==> flow/design.v <==
`timescale 1ns / 1ps
module CSRRegs(
         input clk, rst,
         input[11:0] raddr, waddr,
         input[31:0] wdata,
         input csr_w,
         input[1:0] csr_wsc_mode,
         output[31:0] rdata,
         output[31:0] mstatus,
         input is_trap,
         input is_mret,
         input[31:0] mepc,
         input[31:0] mcause,
         input[31:0] mtval,
         output[31:0] mtvec,
         output[31:0] mepc_o
       );
reg[31:0] CSR [0:15];
wire raddr_valid = raddr[11:7] == 5'h6 && raddr[5:3] == 3'h0;
wire[3:0] raddr_map = (raddr[6] << 3) + raddr[2:0];
wire waddr_valid = waddr[11:7] == 5'h6 && waddr[5:3] == 3'h0;
wire[3:0] waddr_map = (waddr[6] << 3) + waddr[2:0];
assign mstatus = CSR[0];
assign rdata = CSR[raddr_map];
assign mtvec = CSR[5];
assign mepc_o = CSR[9];
always@(posedge clk or posedge rst)
  begin
    if(rst)
      begin
        CSR[0] <= 32'h88;
        CSR[1] <= 0;
        CSR[2] <= 0;
        CSR[3] <= 0;
        CSR[4] <= 32'hfff;
        CSR[5] <= 0;
        CSR[6] <= 0;
        CSR[7] <= 0;
        CSR[8] <= 0;
        CSR[9] <= 0;
        CSR[10] <= 0;
        CSR[11] <= 0;
        CSR[12] <= 0;
        CSR[13] <= 0;
        CSR[14] <= 0;
        CSR[15] <= 0;
      end
    else if (csr_w)
      begin
        case(csr_wsc_mode)
          2'b01:
            CSR[waddr_map] <= wdata;
          2'b10:
            CSR[waddr_map] <= CSR[waddr_map] | wdata;
          2'b11:
            CSR[waddr_map] <= CSR[waddr_map] & ~wdata;
          default:
            CSR[waddr_map] <= wdata;
        endcase
      end
    else if (is_trap)
      begin
        CSR[9] <= mepc;
        CSR[10] <= mcause;
        CSR[11] <= mtval;
        if (CSR[0][3])   
          begin
            CSR[0][7] <= 1'b1;
            CSR[0][3] <= 1'b0;
          end
        else
          begin
            CSR[0][7] <= 1'b0;
            CSR[0][3] <= 1'b0;
          end
        CSR[0][12:11] <= 2'b11;   
      end
    else if (is_mret)
      begin
        CSR[9] <= mepc;
        CSR[10] <= mcause;
        CSR[11] <= mtval;
        CSR[0][3] <= CSR[0][7];
      end
  end
endmodule
`timescale 1ns / 1ps
module ExceptionUnit(
         input clk, rst,
         input csr_rw_in,
         input[1:0] csr_wsc_mode_in,
         input csr_w_imm_mux,
         input[11:0] csr_rw_addr_in,
         input[31:0] csr_w_data_reg,
         input[4:0] csr_w_data_imm,
         output[31:0] csr_r_data_out,
         input interrupt,
         input illegal_inst,
         input l_access_fault,
         input s_access_fault,
         input ecall_m,
         input mret,
         input[31:0] epc_cur,
         input[31:0] epc_next,
         output[31:0] PC_redirect,
         output redirect_mux,
         output reg_FD_flush, reg_DE_flush, reg_EM_flush, reg_MW_flush,
         output RegWrite_cancel
       );
reg[11:0] csr_raddr, csr_waddr;
reg[31:0] csr_wdata;
reg csr_w;
reg[1:0] csr_wsc;
wire[31:0] mstatus;
reg[31:0] mepc, mcause, mtval;
wire[31:0] mtvec, mepc_o;
assign exception = illegal_inst | l_access_fault | s_access_fault | ecall_m;
assign trap = mstatus[3] & (interrupt | exception);
CSRRegs csr(.clk(clk),.rst(rst),.csr_w(csr_w),.raddr(csr_raddr),.waddr(csr_waddr),
            .wdata(csr_wdata),.rdata(csr_r_data_out),.mstatus(mstatus),.csr_wsc_mode(csr_wsc),
            .is_trap(trap),.is_mret(mret),.mepc(mepc),.mcause(mcause),.mtval(mtval),.mtvec(mtvec),.mepc_o(mepc_o));
reg reg_FD_flush_, reg_DE_flush_, reg_EM_flush_, reg_MW_flush_;
reg RegWrite_cancel_;
always @ *
  begin
    if (csr_rw_in)
      begin
        csr_w <= 1;
        csr_wsc <= csr_wsc_mode_in;
        csr_wdata <= csr_w_imm_mux ? csr_w_data_imm : csr_w_data_reg;
        csr_raddr <= csr_rw_addr_in;
        csr_waddr <= csr_rw_addr_in;
      end
    else
      begin
        csr_w <= 0;
        csr_wsc <= 0;
        csr_wdata <= 0;
        csr_raddr <= 0;
        csr_waddr <= 0;
      end
    if (interrupt & mstatus[3])
      begin
        mepc <= epc_next;
        mcause <= 32'h8000000B;   
        mtval <= 0;
      end
    else if (illegal_inst & mstatus[3])
      begin
        mepc <= epc_cur;
        mcause <= 2;
        mtval <= 0;
      end
    else if (l_access_fault & mstatus[3])
      begin
        mepc <= epc_cur;
        mcause <= 5;
        mtval <= 0;
      end
    else if (s_access_fault & mstatus[3])
      begin
        mepc <= epc_cur;
        mcause <= 7;
        mtval <= 0;
      end
    else if (ecall_m & mstatus[3])
      begin
        mepc <= epc_cur;
        mcause <= 11;
        mtval <= 0;
      end
    else if (mret)
      begin
        mepc <= 0;
        mcause <= 0;
        mtval <= 0;
      end
    else
      begin
        mepc <= 0;
        mcause <= 0;
        mtval <= 0;
      end
    if (trap)
      begin
        reg_FD_flush_ = 1;
        reg_DE_flush_ = 1;
        reg_EM_flush_ = 1;
        reg_MW_flush_ = 1;
        RegWrite_cancel_ = 1;
      end
    else
      begin
        reg_FD_flush_ = 0;
        reg_DE_flush_ = 0;
        reg_EM_flush_ = 0;
        reg_MW_flush_ = 0;
        RegWrite_cancel_ = 0;
      end
  end
assign PC_redirect = mret ? mepc_o : mtvec;
assign redirect_mux = mret | trap;
assign reg_FD_flush = reg_FD_flush_;
assign reg_DE_flush = reg_DE_flush_;
assign reg_EM_flush = reg_EM_flush_;
assign reg_MW_flush = reg_MW_flush_;
assign RegWrite_cancel = RegWrite_cancel_;
endmodule
# Tool chain data of ExceptionUnit
# The steps from the RTL of ExceptionUnit to its reports follow in flow order.
# Line numbers count from 1 in the design file above.
# Operators: Yosys type, input widths -> output width; for muxes data width and select width s.
# Cell names lack the library's common part.
# Not given: n/a
# setup
design	ExceptionUnit
clk_port	clk
lib	sky130hd
lib_corner	tt_025C_1v80

# After elaboration
# Counts by Yosys on the flattened word-level netlist (proc, flatten, opt, wreduce). Print and check cells are left out. Cells with the same type and inputs are merged into one.
# word_totals
ff_bits	512
inputBits	125
out_inout_bits	70
wordCells	252
# op_classes
addsub	1
n_eq	55
mux	127
logic	14
reduce_and_logical	34
# op_table
op	count
$mux 32	67
$pmux 32 s2	15
$pmux 32 s16	1
$reduce_and 4->1	18
$mux 19	3
$reduce_bool 3->1	14
$pmux 19 s2	1
$ne 2x2->1 const B	18
$and 32x32->32	1
$or 32x32->32	1
$not 32->32	1
$eq 4x4->1 const B	8
$mux 3	9
$ne 3x2->1 const B	6
$pmux 3 s2	3
$ne 2x1->1 const B	8
$eq 4x3->1 const B	4
$ne 4x4->1 const B	4
$mux 4	4
$mux 1	14
$mux 2	6
$eq 4x2->1 const B	2
$mux 7	1
$and 1x1->1	6
$ne 3x3->1 const B	2
$or 1x1->1	5
$eq 2x2->1 const B	2
$eq 4x1->1 const B	1
# Not listed: further kinds 5, cells in them 6.

# Depth
# Yosys ltp: most cells in a row. Word level: on the elaborated netlist, between registers, memories and ports. Mapped: between sequential cells and ports; inverters and the memories' decode and read muxes count.
# logic_depth
word_depth	10
ABC_AREA	0
mapped_depth	12
ltp_nobuf	7

# Synthesis result
# Source: synth_stat.txt of the flow (Yosys; design flattened, memories mapped). It holds for the ABC_AREA given above (unset counts as 0); a run with the other value may have another netlist.
# The area totals of this step are shown rounded.
# mapped
cells	2480
area_um2	23500
sequential_area_um2	12800
ff_cells	512
buf_cells	230
# by_type
cell	count	area_total_um2
dfrtp_1	498	1.25E+04
o21ai_0	398	1991.91
nand2_1	531	1.99E+03
a22oi_1	161	1.21E+03
clkbuf_1	130	487.968
o21ai_1	97	485.466
nor2_1	100	375.36
mux2_2	33	371.606
dfstp_2	14	367.853
a21oi_1	59	295.283
a22o_1	31	271.51
a221oi_1	29	253.994
nand3_1	50	250.24
buf_6	22	247.738
a31oi_1	37	231.472
a32oi_2	13	211.453
buf_2	42	210.202
buf_4	22	165.158
# Not listed: further types 48, cells in them 213.
# By module: a second synthesis without flattening, with its own total; a netlist apart from the flattened one above.
# hier_totals
hier_cells	3266
area_unflattened_um2	28500
# Rows give one instance, submodules left out.
# by_module
mod	instances	cells	mod_area_um2	seq_area_um2
CSRRegs	1	3106	27200	12800
ExceptionUnit	1	160	1300	0.0

# Worst setup path after synthesis
# Source: OpenSTA report_checks on the synthesized netlist (no wires, ideal clock, input and output delay 20% of the period each), path of least setup slack; recovery checks are left aside. Register names are those of the netlist, which keeps one name where synthesis merged equal registers.
# synth_timing
path_type	input port to output port
startpoint	in csr_rw_addr_in[0]
endpoint	out csr_r_data_out[3]
period_ns	6.0
input_delay_ns	1.200
out_delay_ns	1.200
launch_ns	1.200
t_arrival_ns	2.869
t_required_ns	4.800
path_slack_ns	1.931
delay_ns	1.669
path_stages	9
n_path_buf	3
period_less_setup_slack_ns	4.069
# "delay_ns" is the arrival time less input delay plus setup time.
# A path that ends at an output port has no setup time.
# "path_stages" counts driving pins, that of a launching flip-flop among them; a cell with two outputs on the path counts twice.
# "period_less_setup_slack_ns" is the clock period less the worst setup slack; recovery checks do not enter. This is arithmetic on one report: input and output delays are still those of the set period (20% each).
# Between the ends stands the longest chain of elaborated cells between them, by number of cells; it is not shown to be the way that was timed. Of several equally long chains one is given.
# A line is the first line of the expression or statement that the cell stems from. Yosys adds cells for indexed reads and writes and turns some case tables into memories.
# synth_via
path_cell_list	buf_2 > and2_1 > buf_6 > and2_1 > buf_6 > a2111oi_4 > nand3_1 > a2111oi_4 > nor2_1
elab_chain_len	4
cone_cells	19
classes_between	add/sub: 1; eq/ne: 15; mux: 2; reduce/logical: 1
# synth_lines
item	line	text
from (decl)	93	input[11:0] csr_rw_addr_in,
$mux 7	126	if (csr_rw_in)
$add 4x3->4	20	wire[3:0] raddr_map = (raddr[6] << 3) + raddr[2:0];
$eq 4x4->1	24	assign rdata = CSR[raddr_map];
$pmux 32 s16	24
to (decl)	96	output[31:0] csr_r_data_out,

# Timing after layout
# Path of least setup slack in the final report of flow run 2 (OpenROAD, finished layout, wires in). Where an end is a register, its clock arrival counts in the times.
# layout_timing
path_type	input port to output port
startpoint	in csr_rw_addr_in[1]
endpoint	out csr_r_data_out[8]
period_ns	2.04
input_delay_ns	0.41
out_delay_ns	0.41
launch_ns	0.41
t_arrival_ns	2.56
t_required_ns	1.63
path_slack_ns	-0.93
path_stages	13
n_path_buf	7
# Between the ends stands the longest chain of elaborated cells between them, by number of cells; it is not shown to be the way that was timed. Of several equally long chains one is given.
# layout_via
path_cell_list	buf_12 > buf_12 > buf_12 > buf_4 > nand3_4 > nor2_4 > buf_12 > clkbuf_16 > a22o_1 > a221oi_4 > and3_4 > nor2_1 > buf_2
elab_chain_len	4
cone_cells	19
classes_between	add/sub: 1; eq/ne: 15; mux: 2; reduce/logical: 1
# layout_lines
item	line	text
from (decl)	93	input[11:0] csr_rw_addr_in,
$mux 7	126	if (csr_rw_in)
$add 4x3->4	20	wire[3:0] raddr_map = (raddr[6] << 3) + raddr[2:0];
$eq 4x4->1	24	assign rdata = CSR[raddr_map];
$pmux 32 s16	24
to (decl)	96	output[31:0] csr_r_data_out,

# Measured data: module ExceptionUnit, platform sky130hd, 2 stored runs of the flow under differing settings, order arbitrary. Input and output delays are each 20% of the period that was set; the output load is 0.01 pF.
# "worst_setup_path_time_ns": the worst setup path's part of the clock period (all of it between registers, 20% less for each end at a port) less its slack. A launch clock that arrives late makes it longer, a capture clock that arrives late makes it shorter.
# "final_power_w" rests on the timing tool's default activity at the inputs, not on a simulated workload.
# Measured values are rounded.
# Settings: - = not set for that run.
# Results: - = not shown.
run name	period_ns	CORE_UTILIZATION	SETUP_SLACK_MARGIN	PLACE_DENSITY_LB_ADDON	CORE_ASPECT_RATIO	CELL_PAD_IN_SITES_DETAIL_PLACEMENT	CAP_MARGIN	CORE_MARGIN	SLEW_MARGIN	CELL_PAD_IN_SITES_GLOBAL_PLACEMENT	final_setup_ws_ns	final_power_w	final_cell_area_um2	setupTns_ns	worst_setup_path_time_ns	timing.worst_path_kind	finalUtil_pct	final_die_area_um2	synthesis_area_um2
flow run 1	2.31	65	0.68	0.22	1.32	1	20	2	20	-	-	-	-	-	-	-	-	-	-
flow run 2	2.04	15	-	0.06	-	-	10	2	20	2	-0.929	0.0316	38500	-144	2.15	input port to output port	24.7	160000	23500
# Flow run 1: did not finish, placement stopped with DPL-0033
