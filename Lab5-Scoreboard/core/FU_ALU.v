==> flow/design.v <==
`timescale 1ns / 1ps
module FU_ALU(
    input clk, EN,
    input[3:0] ALUControl,
    input[31:0] ALUA, ALUB,
    output[31:0] res,
    output zero, overflow,
    output finish
);
    reg state;
    assign finish = state == 1'b1;
    initial begin
        state = 0;
    end
    reg[3:0] Control;
    reg[31:0] A, B;
    always@(posedge clk) begin
        if(EN & ~state) begin  
            A <= ALUA;
            B <= ALUB;
            Control <= ALUControl;
            state <= 1;
        end
        else state <= 0;
    end
    localparam ALU_ADD  = 4'b0001;
    localparam ALU_SUB  = 4'b0010;
    localparam ALU_AND  = 4'b0011;
    localparam ALU_OR   = 4'b0100;
    localparam ALU_XOR  = 4'b0101;
    localparam ALU_SLL  = 4'b0110;
    localparam ALU_SRL  = 4'b0111;
    localparam ALU_SLT  = 4'b1000;
    localparam ALU_SLTU = 4'b1001;
    localparam ALU_SRA  = 4'b1010;
    localparam ALU_Ap4  = 4'b1011;
    localparam ALU_Bout = 4'b1100;
    wire[4:0] shamt = B[4:0];
    wire[32:0] res_subu = {1'b0,A} - {1'b0,B};
    wire[31:0] res_ADD  = A + B;
    wire[31:0] res_SUB  = A - B;
    wire[31:0] res_AND  = A & B;
    wire[31:0] res_OR   = A | B;
    wire[31:0] res_XOR  = A ^ B;
    wire[31:0] res_SLL  = A << shamt;
    wire[31:0] res_SRL  = A >> shamt;
    wire add_of = A[31] & B[31] & ~res_ADD[31] |  
                  ~A[31] & ~B[31] & res_ADD[31];  
    wire sub_of = ~A[31] & B[31] & res_SUB[31] |  
                  A[31] & ~B[31] & ~res_SUB[31];  
    wire[31:0] res_SLT  = {31'b0, res_SUB[31] ^ sub_of};
    wire[31:0] res_SLTU = {31'b0, res_subu[32]};
    wire[31:0] res_SRA  = {{32{A[31]}}, A} >> shamt;
    wire[31:0] res_Ap4  = A + 4;
    wire[31:0] res_Bout = B;
    wire ADD  = Control == ALU_ADD ;
    wire SUB  = Control == ALU_SUB ;
    wire AND  = Control == ALU_AND ;
    wire OR   = Control == ALU_OR  ;
    wire XOR  = Control == ALU_XOR ;
    wire SLL  = Control == ALU_SLL ;
    wire SRL  = Control == ALU_SRL ;
    wire SLT  = Control == ALU_SLT ;
    wire SLTU = Control == ALU_SLTU;
    wire SRA  = Control == ALU_SRA ;
    wire Ap4  = Control == ALU_Ap4 ;
    wire Bout = Control == ALU_Bout;
    assign zero = ~|res;
    assign overflow = (Control == ALU_ADD && add_of) | 
                    (Control == ALU_SUB && sub_of);
    assign res = {32{ADD }} & res_ADD  |
                 {32{SUB }} & res_SUB  |
                 {32{AND }} & res_AND  |
                 {32{OR  }} & res_OR   |
                 {32{XOR }} & res_XOR  |
                 {32{SLL }} & res_SLL  |
                 {32{SRL }} & res_SRL  |
                 {32{SLT }} & res_SLT  |
                 {32{SLTU}} & res_SLTU |
                 {32{SRA }} & res_SRA  |
                 {32{Ap4 }} & res_Ap4  |
                 {32{Bout}} & res_Bout ;
endmodule
======== Step by step through the tools: FU_ALU ========
Tool output for the design above, in the order of the flow.
Line numbers count from 1 in the design file above.
Operators carry their Yosys type and port widths (W data, S select, Z words).
A cell with n/a has no value.
design
  design top .............................. FU_ALU
  clock port .............................. clk
  library ................................. sky130hd
  corner .................................. tt_025C_1v80

======== After elaboration ========
Yosys after proc, flatten, opt, wreduce and memory -nomap, before mapping. Enables and synchronous resets that opt folds into registers are not counted as muxes. Memory bits, and registers merged into a memory's read port (data or address), are not among the register bits. Print and check cells are not counted.
cells by class
  add/subtract/negate cells ............... 4
  $mul .................................... 0
  div/mod/pow operators ................... 0
  $lt $le $gt $ge ......................... 0
  equality and inequality tests ........... 12
  shift-type cells ........................ 3
  muxes and demuxes ....................... 1
  bitwise gates (word level) .............. 44
  reductions and logical operators ........ 4
operators by type and width
  cell                     count
  $or A32 B32 Y32          12
  $and A32 B32 Y32         11
  $and A32 B1 Y32          2
  $shr A64 B5 Y32          1
  $sub A32 B32 Y33         1
  $add A32 B3 Y32 const B  1
  $add A32 B32 Y32         1
  $sub A32 B32 Y32         1
  $xor A32 B32 Y32         1
  $shl A32 B5 Y32          1
  $shr A32 B5 Y32          1
  $reduce_or A32 Y1        1
  $eq A4 B4 Y1 const B     5
  $eq A4 B3 Y1 const B     4
  $and A1 B1 Y1            9
  $eq A4 B2 Y1 const B     2
  $not A1 Y1               5
  $eq A4 B1 Y1 const B     1
  $or A1 B1 Y1             3
  $logic_and A1 B1 Y1      2
  $xor A1 B1 Y1            1
  $logic_not A1 Y1         1
  $mux W1                  1
bit counts
  register bits ........................... 69
  latch bits .............................. 0
  bits in writable memories ............... 0
  bits in read-only memories .............. 0
  word width x clocked read ports ......... 0
  memories kept ........................... 0
  output and inout port bits .............. 35
  elaborated cells ........................ 72

======== Depth ========
Longest topological path by Yosys (ltp), each cell counted once; first at word level (registers and memories cut), then after technology mapping (sequential cells cut; the memories' decode and read muxes count).
depth
  depth after elaboration ................. 15
  ABC_AREA ................................ 0
  mapped depth ............................ 18
  mapped depth without buffers ............ 15

======== Netlist ========
Yosys stat after the flow's synthesis: flattened, memories mapped to cells. It holds for the ABC_AREA given above (unset counts as 0); a run with the other value may have another netlist.
cells by type
  type                       count  total area (µm²)
  sky130_fd_sc_hd__edfxtp_1  68     2.04E+03
  sky130_fd_sc_hd__mux4_2    58     1.31E+03
  sky130_fd_sc_hd__ha_1      99     1.24E+03
  sky130_fd_sc_hd__nor2_1    172    645.619
  sky130_fd_sc_hd__mux2i_1   54     540.518
  sky130_fd_sc_hd__a21oi_1   107    535.514
  sky130_fd_sc_hd__nand2_1   138    517.997
  sky130_fd_sc_hd__o21ai_0   100    500.48
  sky130_fd_sc_hd__inv_1     101    379.114
  sky130_fd_sc_hd__clkbuf_1  96     360.346
  sky130_fd_sc_hd__xnor2_1   35     306.544
  sky130_fd_sc_hd__nand3_1   49     245.235
  sky130_fd_sc_hd__mux2_2    21     236.477
  sky130_fd_sc_hd__a211oi_1  28     210.202
  sky130_fd_sc_hd__nor3_1    41     205.197
  sky130_fd_sc_hd__a221oi_1  22     192.685
  sky130_fd_sc_hd__o211ai_1  25     187.68
  sky130_fd_sc_hd__nand4_1   24     150.144
Not listed: further types 70, cells in them 404.
synthesis totals
  cells in the netlist .................... 1642
  mapped area ............................. 12917.4 µm²
  sequential area ......................... 2062.0 µm²
  flip-flops .............................. 69

======== Path before layout ========
OpenSTA on the mapped netlist: ideal clock, no wires. The path of least setup slack (recovery checks aside). Input and output delay are each 20% of the period. Register names are those of the netlist, which keeps one name where synthesis merged equal registers.
timing after synthesis
  path kind ............................... register to output
  start ................................... reg B[1]
  end ..................................... out zero
  period .................................. 6.56 ns
  launch time at the first pin ............ 0.000 ns
  arrival ................................. 5.627 ns
  required time ........................... 5.248 ns
  path slack .............................. -0.379 ns
  path delay .............................. 5.627 ns
  stages .................................. 18
  path buffers ............................ 4
  period reached after synthesis .......... 6.939 ns
"path delay" = arrival - input delay + setup time.
A path that ends at an output port has no setup time.
"stages": output pins that drive a net of the path, with the launching flip-flop's if there is one; two outputs of one cell count as two.
"period reached after synthesis" = period - worst setup slack (recovery checks aside). The figure is calculated, with input and output delays left at 20% of the set period.
Between the ends stands the longest chain of elaborated cells between them, by number of cells; it is not shown to be the way that was timed. Of several equally long chains one is given.
A line is the first line of the expression or statement that the cell stems from. Yosys adds cells for indexed reads and writes and turns some case tables into memories.
on the way, after synthesis
  path through ............................ sky130_fd_sc_hd__edfxtp_1 -> sky130_fd_sc_hd__inv_1 -> sky130_fd_sc_hd__buf_1 -> sky130_fd_sc_hd__buf_1 -> sky130_fd_sc_hd__buf_2 -> sky130_fd_sc_hd__buf_1 -> sky130_fd_sc_hd__ha_1 -> sky130_fd_sc_hd__or2_2 -> sky130_fd_sc_hd__a211oi_1 -> sky130_fd_sc_hd__o21ai_0 -> sky130_fd_sc_hd__o221a_2 -> sky130_fd_sc_hd__o2bb2ai_1 -> sky130_fd_sc_hd__o22ai_1 -> sky130_fd_sc_hd__nand4_1 -> sky130_fd_sc_hd__or4_1 -> sky130_fd_sc_hd__or4_1 -> sky130_fd_sc_hd__or4_1 -> sky130_fd_sc_hd__nor4_2
  cells in the longest elaborated chain ... 15
  elaborated cells between the ends (all ways) .. 38
  classes of those cells .................. add/sub: 3; shift: 3; logic: 30; reduce/logical: 2
ends and longest elaborated chain, after synthesis
  item                 RTL line  RTL
  from (decl)          16        reg[31:0] A, B;
  from (assign)        20        B <= ALUB;
  $add A32 B32 Y32     40        wire[31:0] res_ADD  = A + B;
  $and A32 B32 Y32     71        assign res = {32{ADD }} & res_ADD  |
  $or A32 B32 Y32 x11  71
  $reduce_or A32 Y1    68        assign zero = ~|res;
  $logic_not A1 Y1     68
  to (decl)            7         output zero, overflow,

--- runs ---
FU_ALU on sky130hd: 2 stored runs with different settings, listed in no order. Input and output delays are each 20% of the period that was set; the output load is 0.01 pF.

======== flow run A ========
==> flow/run.sh <==
#!/bin/bash
# the make line also repeats the synthesis and layout settings of config.mk as NAME=value (left out here)
make -C /OpenROAD-flow-scripts/flow DESIGN_CONFIG=/design/flow/config.mk WORK_HOME=/design/flow/orfs CLKGATE_MAP_FILE= finish
==> flow/config.mk <==
export PLATFORM = sky130hd
export DESIGN_NAME = FU_ALU
export DESIGN_NICKNAME = FU_ALU
export VERILOG_FILES = /design/flow/design.v
export SDC_FILE = /design/flow/constraint.sdc
export NUM_CORES = 4
export LEC_CHECK = 0
export CAP_MARGIN = 20
export CELL_PAD_IN_SITES_DETAIL_PLACEMENT = 2
export CELL_PAD_IN_SITES_GLOBAL_PLACEMENT = 2
export CORE_ASPECT_RATIO = 1.22
export CORE_MARGIN = 2
export CORE_UTILIZATION = 62
export GPL_TIMING_DRIVEN = 1
export HOLD_SLACK_MARGIN = 0.07
export PLACE_DENSITY = 0.88
export SETUP_SLACK_MARGIN = 2.37
export SLEW_MARGIN = 25
==> flow/constraint.sdc <==
create_clock -name core_clock -period 8.77 [get_ports {clk}]
set_input_delay 1.7540 -clock core_clock [delete_from_list [all_inputs] [get_ports {clk}]]
set_output_delay 1.7540 -clock core_clock [all_outputs]
set_load 0.01 [all_outputs]

-------- flow run A --------
  incomplete, placement halted on GPL-0301

======== flow run B ========
==> flow/run.sh <==
#!/bin/bash
# the make line also repeats the synthesis and layout settings of config.mk as NAME=value (left out here)
make -C /OpenROAD-flow-scripts/flow DESIGN_CONFIG=/design/flow/config.mk WORK_HOME=/design/flow/orfs CLKGATE_MAP_FILE= finish
==> flow/config.mk <==
export PLATFORM = sky130hd
export DESIGN_NAME = FU_ALU
export DESIGN_NICKNAME = FU_ALU
export VERILOG_FILES = /design/flow/design.v
export SDC_FILE = /design/flow/constraint.sdc
export NUM_CORES = 4
export LEC_CHECK = 0
export CAP_MARGIN = 20
export CELL_PAD_IN_SITES_DETAIL_PLACEMENT = 2
export CELL_PAD_IN_SITES_GLOBAL_PLACEMENT = 3
export CORE_ASPECT_RATIO = 1.6
export CORE_MARGIN = 7
export CORE_UTILIZATION = 58
export CTS_CLUSTER_DIAMETER = 176
export GPL_TIMING_DRIVEN = 0
export PLACE_DENSITY_LB_ADDON = 0.3
export SETUP_SLACK_MARGIN = 3.98
export SLEW_MARGIN = 30
==> flow/constraint.sdc <==
create_clock -name core_clock -period 13.4 [get_ports {clk}]
set_input_delay 2.6800 -clock core_clock [delete_from_list [all_inputs] [get_ports {clk}]]
set_output_delay 2.6800 -clock core_clock [all_outputs]
set_load 0.01 [all_outputs]

-------- flow run B --------
  incomplete, placement halted on FLW-0024
--- end ---
