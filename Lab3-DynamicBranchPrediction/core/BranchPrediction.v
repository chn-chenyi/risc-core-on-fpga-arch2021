==> flow/design.v <==
`timescale 1ns / 1ps
module Branch_Prediction(
         input clk,
         input rst,
         input [7:0] PC_Branch,
         output taken,
         output [7:0] PC_to_take,
         input Branch_ID,
         input J,
         input [7:0] PC_to_branch,
         output refetch
       );
reg taken_IF, taken_ID, refetch_, is_refetch_ed;
reg [7:0] PC_to_take_, PC_to_take_ID;
reg [8-6 + 2 - 1:0] BHT[0:2**6 - 1];
reg [8-6 + 8 - 1:0] BTB[0:2**6 - 1];
wire [6 - 1:0] index_IF;
wire [8-6 - 1:0] tag_IF;
assign index_IF = PC_Branch[6 - 1:0];
assign tag_IF = PC_Branch[7:6];
reg [6 - 1:0] index_ID;
reg [8-6 - 1:0] tag_ID;
reg BHT_Hit_IF, BHT_Hit_ID, BTB_Hit_IF, BTB_Hit_ID;
always@*
  begin
    if (rst)
      begin
        BHT_Hit_IF <= 1'b0;
        taken_IF <= 1'b0;
        BTB_Hit_IF <= 1'b0;
        PC_to_take_ <= 8'b0;
        refetch_ <= 1'b0;
      end
    else
      begin
        if (BHT[index_IF][8-6 + 2 - 1:2] == tag_IF)
          begin
            BHT_Hit_IF <= 1'b1;
            taken_IF <= BHT[index_IF][1];
          end
        else
          begin
            BHT_Hit_IF <= 1'b0;
            taken_IF <= 1'b0;
          end
        if (BTB[index_IF][8-6 + 8 - 1:8] == tag_IF)
          begin
            BTB_Hit_IF <= 1'b1;
            PC_to_take_ <= BTB[index_IF][7:0];
          end
        else
          begin
            BTB_Hit_IF <= 1'b0;
            PC_to_take_ <= 8'b0;
          end
        if (is_refetch_ed || ((taken_ID & BTB_Hit_ID) && Branch_ID && PC_to_branch == PC_to_take_ID)
            || ((~(taken_ID & BTB_Hit_ID)) && (~Branch_ID)))
          begin
            refetch_ <= 1'b0;
          end
        else
          begin
            refetch_ <= 1'b1;
          end
      end
  end
integer i;
always@(posedge clk or posedge rst)
  begin
    if (rst)
      begin
        taken_ID <= 1'b0;
        is_refetch_ed <= 1'b0;
        BHT_Hit_ID <= 1'b0;
        BTB_Hit_ID <= 1'b0;
        index_ID <= 0;
        tag_ID <= 0;
        for (i = 0; i < 2**6; i = i + 1)
          begin
            BHT[i] <= 0;
            BTB[i] <= 0;
          end
      end
    else
      begin
        taken_ID <= taken_IF;
        index_ID <= index_IF;
        tag_ID <= tag_IF;
        BHT_Hit_ID <= BHT_Hit_IF;
        BTB_Hit_ID <= BTB_Hit_IF;
        PC_to_take_ID <= PC_to_take_;
        is_refetch_ed <= refetch_;
        if (Branch_ID)
          begin
            if (BHT_Hit_ID)
              begin
                if (BHT[index_ID][0] == 1'b0)
                  begin
                    BHT[index_ID][0] <= 1'b1;
                  end
                else
                  begin
                    BHT[index_ID][1] <= 1'b1;
                  end
              end
            else
              begin
                BHT[index_ID] <= {tag_ID, 2'b10};
              end
            BTB[index_ID] <= {tag_ID, PC_to_branch};
          end
        else
          begin
            if (BHT_Hit_ID)
              begin
                if (BHT[index_ID][0] == 1'b0)
                  begin
                    BHT[index_ID][1] <= 1'b0;
                  end
                else
                  begin
                    BHT[index_ID][0] <= 1'b0;
                  end
              end
            else if (J)
              begin
                BHT[index_ID] <= {tag_ID, 2'b01};
              end
          end
      end
  end
assign taken = taken_IF & BTB_Hit_IF;
assign refetch = refetch_;
assign PC_to_take = PC_to_take_;
endmodule
From RTL to reports: Branch_Prediction

Tool output for the design above, in the order of the flow.
Line numbers count from 1 in the design file above.
Cell names lack the library's common part.
A cell with -- has no value.

Top module: Branch_Prediction
Clock: clk
Standard-cell library: sky130hd
Library corner: tt_025C_1v80

Word level

Source: Yosys, flattened and elaborated. Widths are those after wreduce. Registers that Yosys merges into a memory's read port (data or address) are not register bits. Print and check cells do not count. Equal cells are merged and count once.

Word-level cells: 1839
Output and inout port bits: 10
Flip-flop bits (word level): 916

Eq/ne operators: 133
Mux-type cells: 1362
Bitwise logic cells: 5
Reductions and logical operators: 76

Operators by type and width:

| cell                                                   | number |
| two-way mux 1 bit                                      | 1035 |
| case mux 10 bit (select 64 bit)                        | 1 |
| two-way mux 2 bit                                      | 320 |
| == test 6 bit (second input constant)                  | 64 |
| case mux 4 bit (select 64 bit)                         | 1 |
| == test 6 x 5 -> 1 bit (second input constant)         | 32 |
| AND reduction 2 bit                                    | 65 |
| == test 6 x 4 -> 1 bit (second input constant)         | 16 |
| case mux 1 bit (select 64 bit)                         | 1 |
| == test 6 x 3 -> 1 bit (second input constant)         | 8 |
| == test 6 x 2 -> 1 bit (second input constant)         | 4 |
| two-way mux 8 bit                                      | 2 |
| == test 6 x 1 -> 1 bit (second input constant)         | 2 |
| logical NOT 6 bit                                      | 2 |
| two-way mux 10 bit                                     | 1 |
| == test 8 bit                                          | 1 |
| inequality test 3 x 2 -> 1 bit (second input constant) | 2 |
| inequality test 3 bit (second input constant)          | 2 |
| AND reduction 3 bit                                    | 2 |
| == test 2 bit                                          | 2 |
| two-way mux 4 bit                                      | 1 |
| logical AND 1 bit                                      | 3 |
| inverter 1 bit                                         | 3 |
| nonzero test 3 bit                                     | 1 |
| AND 1 bit                                              | 2 |
| logical OR 1 bit                                       | 2 |
| nonzero test 2 bit                                     | 1 |

Depth

Yosys ltp: most cells in a row. Word level: on the elaborated netlist, between registers, memories and ports. Mapped: between sequential cells and ports; inverters and the memories' decode and read muxes count.

Word-level depth: 7
ABC_AREA: 0
Depth in mapped cells: 13

Synthesis result

The flow's flattened synthesis, as Yosys stat reports it; memories are mapped. The netlist is that of the ABC_AREA named above (0 if unset); the other value can give another one.

Cells by type:

| cell     | number |
| dfrtp_1  | 908 |
| mux2_2   | 837 |
| a22oi_1  | 335 |
| o21ai_0  | 201 |
| nand3_1  | 164 |
| clkbuf_1 | 200 |
| nand4_1  | 107 |
| nand2_1  | 172 |
| nor2_1   | 136 |
| edfxtp_1 | 8 |
| buf_2    | 42 |
| nor4_1   | 27 |
| nor3_1   | 32 |
| o31ai_1  | 21 |
| buf_6    | 12 |
| and2_1   | 18 |
| nor4b_4  | 4 |
| and3_1   | 14 |

Other cell types: 51; their cells: 186.

Chip area (Yosys): 41917.7 um^2
Sequential area: 22962.0 um^2
Buffers: 273
Standard cells after synthesis: 3424
Mapped flip-flops: 916

Worst setup path after synthesis

Source: OpenSTA report_checks on the synthesized netlist (no wires, ideal clock, input and output delay 20% of the period each), path of least setup slack; recovery checks are left aside. Register names are those of the netlist, which keeps one name where synthesis merged equal registers.

Kind: input to register
From: input port rst
To: register PC_to_take_ID[0]
Launch time at the first pin: 6880 ps
Path delay: 20062 ps
External input delay: 6880 ps
Driving pins on the path: 1
Slack: 7458 ps
Period: 34400 ps
Arrival: 25633 ps
Period reached after synthesis: 26942 ps

"path delay" is the arrival time less input delay plus setup time.
"driving pins on the path": output pins that drive a net of the path, with the launching flip-flop's if there is one; two outputs of one cell count as two.
"period reached after synthesis" = period - worst setup slack (recovery checks aside). The figure is calculated, with input and output delays left at 20% of the set period.
Only ways into the end's enable, where the timed path ends, are counted here.

Cells stage by stage: inv_1
Cells in the longest elaborated chain: 0

Ends and longest elaborated chain, post-synthesis:

| what               | line | RTL |
| start: declaration | 4    | `input rst,` |
| end: assignment    | 91   | `PC_to_take_ID <= PC_to_take_;` |
| end: declaration   | 14   | `reg [7:0] PC_to_take_, PC_to_take_ID;` |

Path in the finished layout

Path of least setup slack in the final report of record 2 (OpenROAD, finished layout, wires in). Where an end is a register, its clock arrival counts in the times.
The path's times are printed in steps of 10 ps; the period is the one set.

Kind: input to output
From: input port PC_Branch[2]
To: output port taken
Slack: 9010 ps
Period: 23400 ps
Launch time at the first pin: 4680 ps
Driving pins on the path: 11
Arrival: 9710 ps
External input delay: 4680 ps

Between the ends stands the longest chain of elaborated cells between them, by number of cells; it is not shown to be the way that was timed. Of several equally long chains one is given.
Each line given opens the expression or statement behind the cell; cells for indexed reads and writes are added by Yosys, which also makes memories of some case tables.

Cells stage by stage: clkdlybuf4s50_1 > nor2_4 > buf_4 > nand2_1 > nand4_1 > nor4_1 > and4_4 > or4b_4 > a211oi_4 > and4bb_1 > clkdlybuf4s50_1
Cells in the longest elaborated chain: 7

Ends and longest elaborated chain, post-layout:

| what                            | line | RTL |
| start: declaration              | 5    | `input [7:0] PC_Branch,` |
| == test 6 bit                   | 46   | `if (BTB[index_IF][8-6 + 8 - 1:8] == tag_IF)` |
| case mux 10 bit (select 64 bit) | 46   |  |
| two-way mux 10 bit              | 26   | `if (rst)` |
| == test 2 bit                   | 46   |  |
| two-way mux 1 bit               | 46   |  |
| two-way mux 1 bit               | 26   |  |
| AND 1 bit                       | 132  | `assign taken = taken_IF & BTB_Hit_IF;` |
| end: declaration                | 6    | `output taken,` |

FLOW RESULTS
============

Measured data: module Branch_Prediction, platform sky130hd, 2 stored runs of the flow under differing settings, order arbitrary. Input and output delays are each 20% of the period that was set; the output load is 0.01 pF.
"period achieved": clock period set for the run, less the worst setup slack. It is reckoned from that one timing run; input and output delays stay at 20% of the period that was set.
"time used up by the worst setup path": the worst setup path's part of the clock period (all of it between registers, 20% less for each end at a port) less its slack. A launch clock that arrives late makes it longer, a capture clock that arrives late makes it shorter.
By "overall power" is meant OpenSTA's value without simulated activity: inputs other than the clock are taken to toggle once in ten clock periods, and the tool carries that through the logic.
"time used up by the worst setup path" is known to 10 ps.
Settings: n/a = not set for that run.
Among the results, n/a means that no value is shown for the run.

| setting or result                         | record 1 | record 2        |
| period_ns                                 | 34.7     | 23.4            |
| CORE_UTILIZATION                          | 58       | 31              |
| SETUP_SLACK_MARGIN                        | 5.0      | 5.0             |
| PLACE_DENSITY_LB_ADDON                    | 0.22     | 0.11            |
| CELL_PAD_IN_SITES_GLOBAL_PLACEMENT        | 3        | n/a             |
| ABC_AREA                                  | 0        | n/a             |
| CAP_MARGIN                                | 20       | 20              |
| SLEW_MARGIN                               | 25       | 5               |
| MIN_ROUTING_LAYER                         | met2     | n/a             |
| MAX_ROUTING_LAYER                         | met4     | met5            |
| CORE_MARGIN                               | 2        | 9               |
| CORE_ASPECT_RATIO                         | n/a      | 0.66            |
| GPL_ROUTABILITY_DRIVEN                    | n/a      | 0               |
| CTS_CLUSTER_DIAMETER                      | n/a      | 274             |
| time used up by the worst setup path (ps) | n/a      | 5030            |
| worst setup path type                     | n/a      | input to output |
| period achieved (ps)                      | n/a      | 14394           |
| total negative slack on setup checks (ps) | n/a      | 0               |
| full die area (um^2)                      | n/a      | 149065.0        |
| overall power (W)                         | n/a      | 0.00405         |
| worst-case hold slack (ps)                | n/a      | 412             |
| final utilization                         | n/a      | 0.358           |
| worst slack on setup checks (ps)          | n/a      | 9006            |
| cell area after synthesis (um^2)          | n/a      | 41917.7         |

Record 1: did not finish, placement stopped with FLW-0024
